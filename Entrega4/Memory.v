==> flow/design.v <==
module Memory(
	input 			clock, 
	input 			reset, 
	input 			ex_mem_readmem,
	input 			ex_mem_writemem, 
	input 		[31:0] 	ex_mem_regb, 
	input 			ex_mem_selwsource, 
	input 		[4:0] 	ex_mem_regdest, 
	input 			ex_mem_writereg, 
	input 		[31:0] 	ex_mem_wbvalue, 
	output 			mem_mc_rw, 
	output 			mem_mc_en, 
	output 		[17:0] 	mem_mc_addr, 
	inout 		[31:0]	mem_mc_data, 
	output 	reg 	[4:0] 	mem_wb_regdest, 
	output 	reg 		mem_wb_writereg, 
	output 	reg 	[31:0] 	mem_wb_wbvalue );
	assign mem_mc_rw = (!ex_memread_mem & ex_memwritemem); 
	assign mem_mc_en = (ex_mem_readmem == 1'b1 || ex_mem_writemem == 1'b1) ? 1'b1 : 1'b0; 
	assign mem_mc_addr = ex_mem_wbvalue[17:0]; 
	assign mem_mc_data = (mem_mc_rw == 1'b1) ? (ex_mem_regb) : 'bz;
	always @(posedge clock or negedge reset)begin
		if (reset == 1'b0)begin
			mem_wb_regdest <= 1'b0;
			mem_wb_writereg <= 1'b0;
			mem_wb_wbvalue <= 1'b0;
		end
		else begin
			mem_wb_regdest <= ex_mem_regdest;
			mem_wb_writereg <= ex_mem_writereg;
			case (ex_mem_selwsource)
				1'b1: mem_wb_wbvalue <= mem_mc_data;
				default: mem_wb_wbvalue <= ex_mem_wbvalue;
			endcase
		end
	end
endmodule
# Step by step through the tools: Memory
# What the tools print for Memory, step after step.
# Line numbers count from 1 in the design file above.
# Operators carry their Yosys type and port widths (W data, S select, Z words).
# Library cell names are shortened.
# Not given: n/a
[inputs]
top_module = "Memory"
clock = "clock"
cell_library = "sky130hd"
pvt_corner = "tt_025C_1v80"

# After elaboration
# Counts by Yosys on the flattened word-level netlist (proc, flatten, opt, wreduce; memories kept). Register bits leave out memories and registers merged into their read ports (data or address); mux counts leave out enables and synchronous resets folded into registers. Print and check cells are left out. Cells with the same type and inputs are merged into one.
[bits]
reg_bits = 38
latch_bits = 0
ram_bits = 0
rom_bits = 0
clocked_rd_ports_x_width = 0
n_memories = 0
output_inout_bits = 90
elab_cells = 9
[classes]
n_addsub = 0
mul = 0
div_mod_pow = 0
n_cmp = 0
n_eq = 0
shifts = 0
mux = 3
logic = 1
n_reduce_logical = 2
[ops]
columns = ["operator", "count"]
rows = [
  ["$mux W32", 2],
  ["$and A1 B1 Y1", 1],
  ["$logic_or A1 B1 Y1", 1],
  ["$logic_not A1 Y1", 1],
  ["$mux W1", 1],
]

# Longest topological paths
# Longest topological path by Yosys (ltp), each cell counted once; first at word level (registers and memories cut), then after technology mapping (sequential cells cut; the memories' decode and read muxes count).
[depth]
word_depth = 4
ABC_AREA = 0
ltp_mapped = 3
ltp_nobuf = 1

# Netlist
# Yosys stat after the flow's synthesis: flattened, memories mapped to cells. It holds for the ABC_AREA given above (unset counts as 0); a run with the other value may have another netlist.
# The area totals of this step are shown rounded.
[by_type]
columns = ["cell_type", "count", "area_total_um2"]
rows = [
  ["dfrtp_1", 38, 950.912],
  ["mux2_4", 30, 450.432],
  ["buf_4", 51, 382.867],
  ["buf_12", 3, 60.058],
  ["mux2_2", 2, 22.522],
  ["buf_6", 1, 11.261],
  ["or2_2", 1, 6.256],
  ["conb_1", 1, 3.754],
]
[mapped]
cell_count = 127
area_mm2 = 0.00189
sequential_area_mm2 = 0.000951
ffs = 38

# Path before layout
# OpenSTA on the mapped netlist: ideal clock, no wires. The path of least setup slack (recovery checks aside). Input and output delay are each 20% of the period. Register names are those of the netlist, which keeps one name where synthesis merged equal registers.
[synth_timing]
path_type = "input port to flip-flop"
start = "in ex_mem_selwsource"
end = "reg mem_wb_wbvalue[0]"
tclk_ns = 1.21
in_delay_ns = 0.242
setup_time_ns = 0.125
t_first_pin_ns = 0.242
arrival_time_ns = 0.784
required_time_ns = 1.085
setup_slack_ns = 0.301
path_delay_ns = 0.667
path_stages = 3
synth_period_reached_ns = 0.909
# "path_delay_ns" is the arrival time less input delay plus setup time.
# "path_stages" counts driving pins, that of a launching flip-flop among them; a cell with two outputs on the path counts twice.
# "synth_period_reached_ns" = period - worst setup slack (recovery checks aside). The figure is calculated, with input and output delays left at 20% of the set period.
# Between the ends stands the longest chain of elaborated cells between them, by number of cells; it is not shown to be the way that was timed. Of several equally long chains one is given.
# Each line given opens the expression or statement behind the cell; cells for indexed reads and writes are added by Yosys, which also makes memories of some case tables.
# A register here has more assigning lines than the two given.
[synth_via]
cell_sequence = "buf_6 buf_12 mux2_4"
elab_chain_len = 1
cone_cells = 1
lines_between = 1
classes_between = "mux (1)"
[synth_rtl]
columns = ["item", "line", "text"]
rows = [
  ["start: declaration", 7, "input ex_mem_selwsource,"],
  ["$mux W32", 31, "case (ex_mem_selwsource)"],
  ["end: assignment", 32, "1'b1: mem_wb_wbvalue <= mem_mc_data;"],
  ["end: assignment", 33, "default: mem_wb_wbvalue <= ex_mem_wbvalue;"],
  ["end: declaration", 17, "output reg [31:0] mem_wb_wbvalue );"],
]

# Timing after layout
# Path of least setup slack in the final report of flow run 2 (OpenROAD, finished layout, wires in). Where an end is a register, its clock arrival counts in the times.
[layout_timing]
path_type = "flip-flop to output port"
start = "reg mem_wb_wbvalue[2]"
end = "out mem_wb_wbvalue[2]"
tclk_ns = 0.839
out_delay_ns = 0.17
t_first_pin_ns = 0.28
arrival_time_ns = 0.80
required_time_ns = 0.67
setup_slack_ns = -0.13
path_stages = 2
# A register here has more assigning lines than the two given.
[layout_via]
cell_sequence = "dfrtp_1 buf_2"
elab_chain_len = 0
cone_cells = 0
lines_between = 0
[layout_rtl]
columns = ["item", "line", "text"]
rows = [
  ["start: declaration", 17, "output reg [31:0] mem_wb_wbvalue );"],
  ["start: assignment", 32, "1'b1: mem_wb_wbvalue <= mem_mc_data;"],
  ["start: assignment", 33, "default: mem_wb_wbvalue <= ex_mem_wbvalue;"],
  ["end: declaration", 17, ""],
]

# Record of 2 stored runs of the RTL-to-layout flow on Memory, platform sky130hd. The runs are unordered. Constraints: input delay and output delay 20% of the set period each, output load 0.01 pF.
# "achieved_clock_period_ns" is the run's clock period less its worst setup slack. It is reckoned from that one timing run; input and output delays stay at 20% of the period that was set.
# "worst_path_allowed_less_slack_ns": the worst setup path's part of the clock period (all of it between registers, 20% less for each end at a port) less its slack. A launch clock that arrives late makes it longer, a capture clock that arrives late makes it shorter.
# "final_power_mw" rests on the timing tool's default activity at the inputs, not on a simulated workload.
# Measured values are rounded.

[[run]]
name = "flow run 1"
[run.settings]
period_ns = 0.905
CORE_UTILIZATION = 57
SETUP_SLACK_MARGIN = 0.16
PLACE_DENSITY = 0.62
CELL_PAD_IN_SITES_DETAIL_PLACEMENT = 0
TNS_END_PERCENT = 10
ABC_AREA = 0
GPL_TIMING_DRIVEN = 1
GPL_ROUTABILITY_DRIVEN = 0
CTS_CLUSTER_DIAMETER = 246
CAP_MARGIN = 20
CORE_MARGIN = 2
SLEW_MARGIN = 20
[run.results]
outcome = "no final report: routing broke off with RSZ-0074"

[[run]]
name = "flow run 2"
[run.settings]
period_ns = 0.839
CORE_UTILIZATION = 18
PLACE_DENSITY_LB_ADDON = 0.09
CORE_MARGIN = 9
TNS_END_PERCENT = 75
ABC_AREA = 0
GPL_TIMING_DRIVEN = 0
GPL_ROUTABILITY_DRIVEN = 1
CTS_CLUSTER_SIZE = 24
SLEW_MARGIN = 35
MIN_ROUTING_LAYER = "met1"
MAX_ROUTING_LAYER = "met4"
CAP_MARGIN = 20
[run.results]
hold_ws_ns = 0.154
achieved_clock_period_ns = 0.967
setup_tns_ns = -4.24
utilization_pct = 35.6
final_power_mw = 5.32
final_die_area_mm2 = 0.0145
worst_setup_slack_ns = -0.128
worst_path_allowed_less_slack_ns = 0.80
worst_setup_path_type = "flip-flop to output port"
synthArea_mm2 = 0.00189
finish.stdcell_area_mm2 = 0.00356
